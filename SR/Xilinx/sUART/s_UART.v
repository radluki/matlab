==> flow/design.v <==
`timescale 1ns / 1ps
module s_UART(
    input clk,
    input rst,
    input send,
    input [7:0] data,
    output reg txd,
	 output reg ready
    );
localparam s1=2'b0, s2=2'b1, s3=2'b10, s4=2'b11;
reg ce;
wire [2:0]cnt;
reg [1:0] state;
reg send_old;
reg send_new;
reg [7:0] data_w;
licznik_mod_8 lm8_1(clk,rst,ce,cnt);
always @(posedge clk, negedge rst)
	if(!rst) begin
		send_old = 0;
		send_new = 0;
	end else begin
		send_old = send_new;
		send_new = send;
	end
always @(posedge clk, negedge rst)
	if(!rst)
	begin
		txd=0;
		ce=0;
		state = s1;
		ready = 1;
	end else 
			case(state)
			s1:
			begin
				if({send_new,send_old}==2'b10)
				begin
					data_w = data;
					state = s2;
					ready = 0;
				end
				else
				begin
					state = s1;
				end
			end
			s2:
			begin
				txd = 1;
				ce = 1;
				state = s3;
			end
			s3:
			begin
				txd = data_w[cnt];
				if(cnt==3'd7) begin
					state = s4;
					ce = 0; 
				end
			end
			s4:
			begin
				txd = 0;
				state = s1;
				ready = 1;
			end
			endcase
endmodule
module licznik_mod_8(input clk, input rst,input ce, output [2:0]cnt);
reg [2:0] cnt_tmp;
always @(posedge clk, negedge rst)
	if (!rst)
		cnt_tmp <= 0;
	else
		if(ce) begin
			cnt_tmp<=cnt_tmp+1; end
		else
			cnt_tmp <= cnt_tmp;
assign cnt = cnt_tmp;
endmodule
# Reports on s_UART
# What the tools print for s_UART, step after step.
# Line numbers count from 1 in the design file above.
# Operators carry their Yosys type and port widths (W data, S select, Z words).
# Cell names lack the library's common part.
# Not given: --
[design] design="s_UART" clock_port="clk" lib="sky130hd" pvt_corner="tt_025C_1v80"

# Elaborated design
# Yosys after proc, flatten, opt, wreduce and memory -nomap, before mapping. Memory bits, and registers merged into a memory's read port (data or address), are not among the register bits. Print and check cells are not counted. Equal cells are merged and count once.
[bits] wordCells=37 inputBits=11 register_bits=18
[op_classes] logic=3 n_reduce_logical=7 n_shift=1 eq_ne=7 n_addsub=1 mux=10
[ops] cell="$mux W8" n=2
[ops] cell="$shiftx A8 B3 Y1" n=1
[ops] cell="$pmux W2 S4" n=1
[ops] cell="$eq A2 B2 Y1 const B" n=3
[ops] cell="$ne A2 B2 Y1 const B" n=2
[ops] cell="$reduce_and A2 Y1" n=2
[ops] cell="$reduce_or A2 Y1" n=2
[ops] cell="$pmux W1 S2" n=2
[ops] cell="$not A1 Y1" n=3
[ops] cell="$add A3 B1 Y3 const B" n=1
[ops] cell="$eq A3 B3 Y1 const B" n=1
[ops] cell="$reduce_and A3 Y1" n=1
[ops] cell="$reduce_or A3 Y1" n=1
[ops] cell="$pmux W1 S3" n=1
[ops] cell="$mux W1" n=3
[ops] cell="$eq A2 B1 Y1 const B" n=1
[ops] cell="$logic_not A2 Y1" n=1
[ops] cell="$mux W2" n=1

# Depth
# Yosys ltp: most cells in a row. Word level: on the elaborated netlist, between registers, memories and ports. Mapped: between sequential cells and ports; inverters and the memories' decode and read muxes count.
[depth] depth_word=4 ABC_AREA=0 ltp_mapped=5 ltp_nobuf=5

# After synthesis
# Source: synth_stat.txt of the flow (Yosys; design flattened, memories mapped). It holds for the ABC_AREA given above (unset counts as 0); a run with the other value may have another netlist.
# Totals and module areas in this step are rounded.
[by_type] cell="dfrtp_1" n=10
[by_type] cell="edfxtp_1" n=8
[by_type] cell="dfstp_2" n=2
[by_type] cell="mux2_2" n=4
[by_type] cell="mux4_1" n=1
[by_type] cell="ha_1" n=2
[by_type] cell="a21o_1" n=3
[by_type] cell="nor2b_1" n=2
[by_type] cell="a21oi_1" n=2
[by_type] cell="a2111oi_0" n=1
[by_type] cell="o41ai_1" n=1
[by_type] cell="xor2_1" n=1
[by_type] cell="a211oi_1" n=1
[by_type] cell="inv_1" n=2
[by_type] cell="nor2_1" n=2
[by_type] cell="nor3b_1" n=1
[by_type] cell="and2_1" n=1
[by_type] cell="and3_1" n=1
# Other cell types: 4; their cells: 4.
[mapped] n_buf=0 seqArea_um2=540 ff_cells=20 cell_count=49 yosys_area_um2=770
# The figures by module come from a second, unflattened synthesis with its own total; it is not the netlist above.
[hier_totals] cells_unflattened=50 hier_area_um2=780
# Each row is one instance without its submodules.
[by_module] module="s_UART" instances=1 seq_area_um2=470 mod_area_um2=650 cells=42
[by_module] module="licznik_mod_8" instances=1 seq_area_um2=75 mod_area_um2=120 cells=8

# Path before layout
# Path of least setup slack by OpenSTA after synthesis, without wires, with an ideal clock, recovery checks aside; 20% of the period is set as input and as output delay. Where synthesis merged equal registers, the netlist keeps one of their names.
[synth_path] kind="register to register" startpoint="reg lm8_1.cnt_tmp[1]" endpoint="reg ce" path_buffers=0 path_stages=6 t_arrival_ns=1.187 path_delay_ns=1.305 t_first_pin_ns=0.000 path_slack_ns=0.135 required_ns=1.322 period_ns=1.44 setup_time_ns=0.118 synth_period_reached_ns=1.305
# "path_delay_ns" = arrival - input delay + setup time.
# "path_stages": output pins that drive a net of the path, with the launching flip-flop's if there is one; two outputs of one cell count as two.
# "synth_period_reached_ns" = period - worst setup slack (recovery checks aside). The figure is calculated, with input and output delays left at 20% of the set period.
# Between the ends stands the longest chain of elaborated cells between them, by number of cells; it is not shown to be the way that was timed. Of several equally long chains one is given.
# A line is the first line of the expression or statement that the cell stems from. Yosys adds cells for indexed reads and writes and turns some case tables into memories.
# At most two assigning lines are given for a register; there are more.
[synth_between] cell_sequence="dfrtp_1 -> ha_1 -> ha_1 -> inv_1 -> or3_1 -> a21o_1" elab_chain_len=3
[synth_rtl] element="start, declared" line=71 rtl="reg [2:0] cnt_tmp;"
[synth_rtl] element="start, assigned" line=77 rtl="cnt_tmp<=cnt_tmp+1; end"
[synth_rtl] element="start, assigned" line=79 rtl="cnt_tmp <= cnt_tmp;"
[synth_rtl] element="$eq A3 B3 Y1" line=57 rtl="if(cnt==3'd7) begin"
[synth_rtl] element="$mux W1" line=57
[synth_rtl] element="$pmux W1 S2" line=34 rtl="case(state)"
[synth_rtl] element="end, assigned" line=30 rtl="ce=0;"
[synth_rtl] element="end, assigned" line=51 rtl="ce = 1;"
[synth_rtl] element="end, declared" line=11 rtl="reg ce;"

# Path in the finished layout
# Path of least setup slack in the final report of flow run 2 (OpenROAD, finished layout, wires in). Where an end is a register, its clock arrival counts in the times.
[layout_path] kind="register to output" startpoint="reg txd" endpoint="out txd" out_delay_ns=0.31 path_slack_ns=0.05 path_stages=2 path_buffers=1 period_ns=1.54 required_ns=1.23 t_first_pin_ns=0.29 t_arrival_ns=1.19
# At most two assigning lines are given for a register; there are more.
[layout_between] cell_sequence="dfrtp_1 -> clkdlybuf4s50_1" elab_chain_len=0
[layout_rtl] element="start, declared" line=7 rtl="output reg txd,"
[layout_rtl] element="start, assigned" line=29 rtl="txd=0;"
[layout_rtl] element="start, assigned" line=56 rtl="txd = data_w[cnt];"
[layout_rtl] element="end, declared" line=7

Subject: flow runs of s_UART

Hi,

Module s_UART, platform sky130hd: 2 stored runs of the flow (Yosys, OpenROAD) with differing settings, in no particular order. Input and output delays are each 20% of the period that was set; the output load is 0.01 pF.
"period_less_ws_ns" = clock period - worst setup slack. The figure is calculated, with input and output delays left at 20% of the set period.
"power.total_mw": no workload was simulated; the value follows from the tool's default switching activity.
Results are given in rounded form.

[flow] flow run 1: files
==> flow/run.sh <==
#!/bin/bash
# the make line also repeats the synthesis and layout settings of config.mk as NAME=value (left out here)
make -C /OpenROAD-flow-scripts/flow DESIGN_CONFIG=/design/flow/config.mk WORK_HOME=/design/flow/orfs CLKGATE_MAP_FILE= finish
==> flow/config.mk <==
export PLATFORM = sky130hd
export DESIGN_NAME = s_UART
export DESIGN_NICKNAME = s_UART
export VERILOG_FILES = /design/flow/design.v
export SDC_FILE = /design/flow/constraint.sdc
export NUM_CORES = 4
export LEC_CHECK = 0
export CAP_MARGIN = 40
export CORE_ASPECT_RATIO = 0.55
export CORE_MARGIN = 2
export CORE_UTILIZATION = 48
export CTS_CLUSTER_SIZE = 100
export GPL_TIMING_DRIVEN = 1
export MAX_ROUTING_LAYER = met4
export PLACE_DENSITY_LB_ADDON = 0.05
export SLEW_MARGIN = 20
export TNS_END_PERCENT = 100
==> flow/constraint.sdc <==
create_clock -name core_clock -period 1.38 [get_ports {clk}]
set_input_delay 0.2760 -clock core_clock [delete_from_list [all_inputs] [get_ports {clk}]]
set_output_delay 0.2760 -clock core_clock [all_outputs]
set_load 0.01 [all_outputs]

[flow] flow run 1: no final report: floorplanning broke off with PDN-0185

[flow] flow run 2: files
==> flow/run.sh <==
#!/bin/bash
# the make line also repeats the synthesis and layout settings of config.mk as NAME=value (left out here)
make -C /OpenROAD-flow-scripts/flow DESIGN_CONFIG=/design/flow/config.mk WORK_HOME=/design/flow/orfs CLKGATE_MAP_FILE= finish
==> flow/config.mk <==
export PLATFORM = sky130hd
export DESIGN_NAME = s_UART
export DESIGN_NICKNAME = s_UART
export VERILOG_FILES = /design/flow/design.v
export SDC_FILE = /design/flow/constraint.sdc
export NUM_CORES = 4
export LEC_CHECK = 0
export CAP_MARGIN = 20
export CORE_MARGIN = 2
export CORE_UTILIZATION = 40
export SETUP_SLACK_MARGIN = -0.12
export SLEW_MARGIN = 20
==> flow/constraint.sdc <==
create_clock -name core_clock -period 1.54 [get_ports {clk}]
set_input_delay 0.3080 -clock core_clock [delete_from_list [all_inputs] [get_ports {clk}]]
set_output_delay 0.3080 -clock core_clock [all_outputs]
set_load 0.01 [all_outputs]

[flow] flow run 2: metrics
[metrics] cell_area_final_um2 = 970
[metrics] period_less_ws_ns = 1.493
[metrics] die_footprint_um2 = 2300
[metrics] worstSetupSlack_ns = 0.047
[metrics] synthesis_area_um2 = 770
[metrics] util_pct = 55
[metrics] setupTns_ns = 0.000
[metrics] power.total_mw = 0.87

Regards
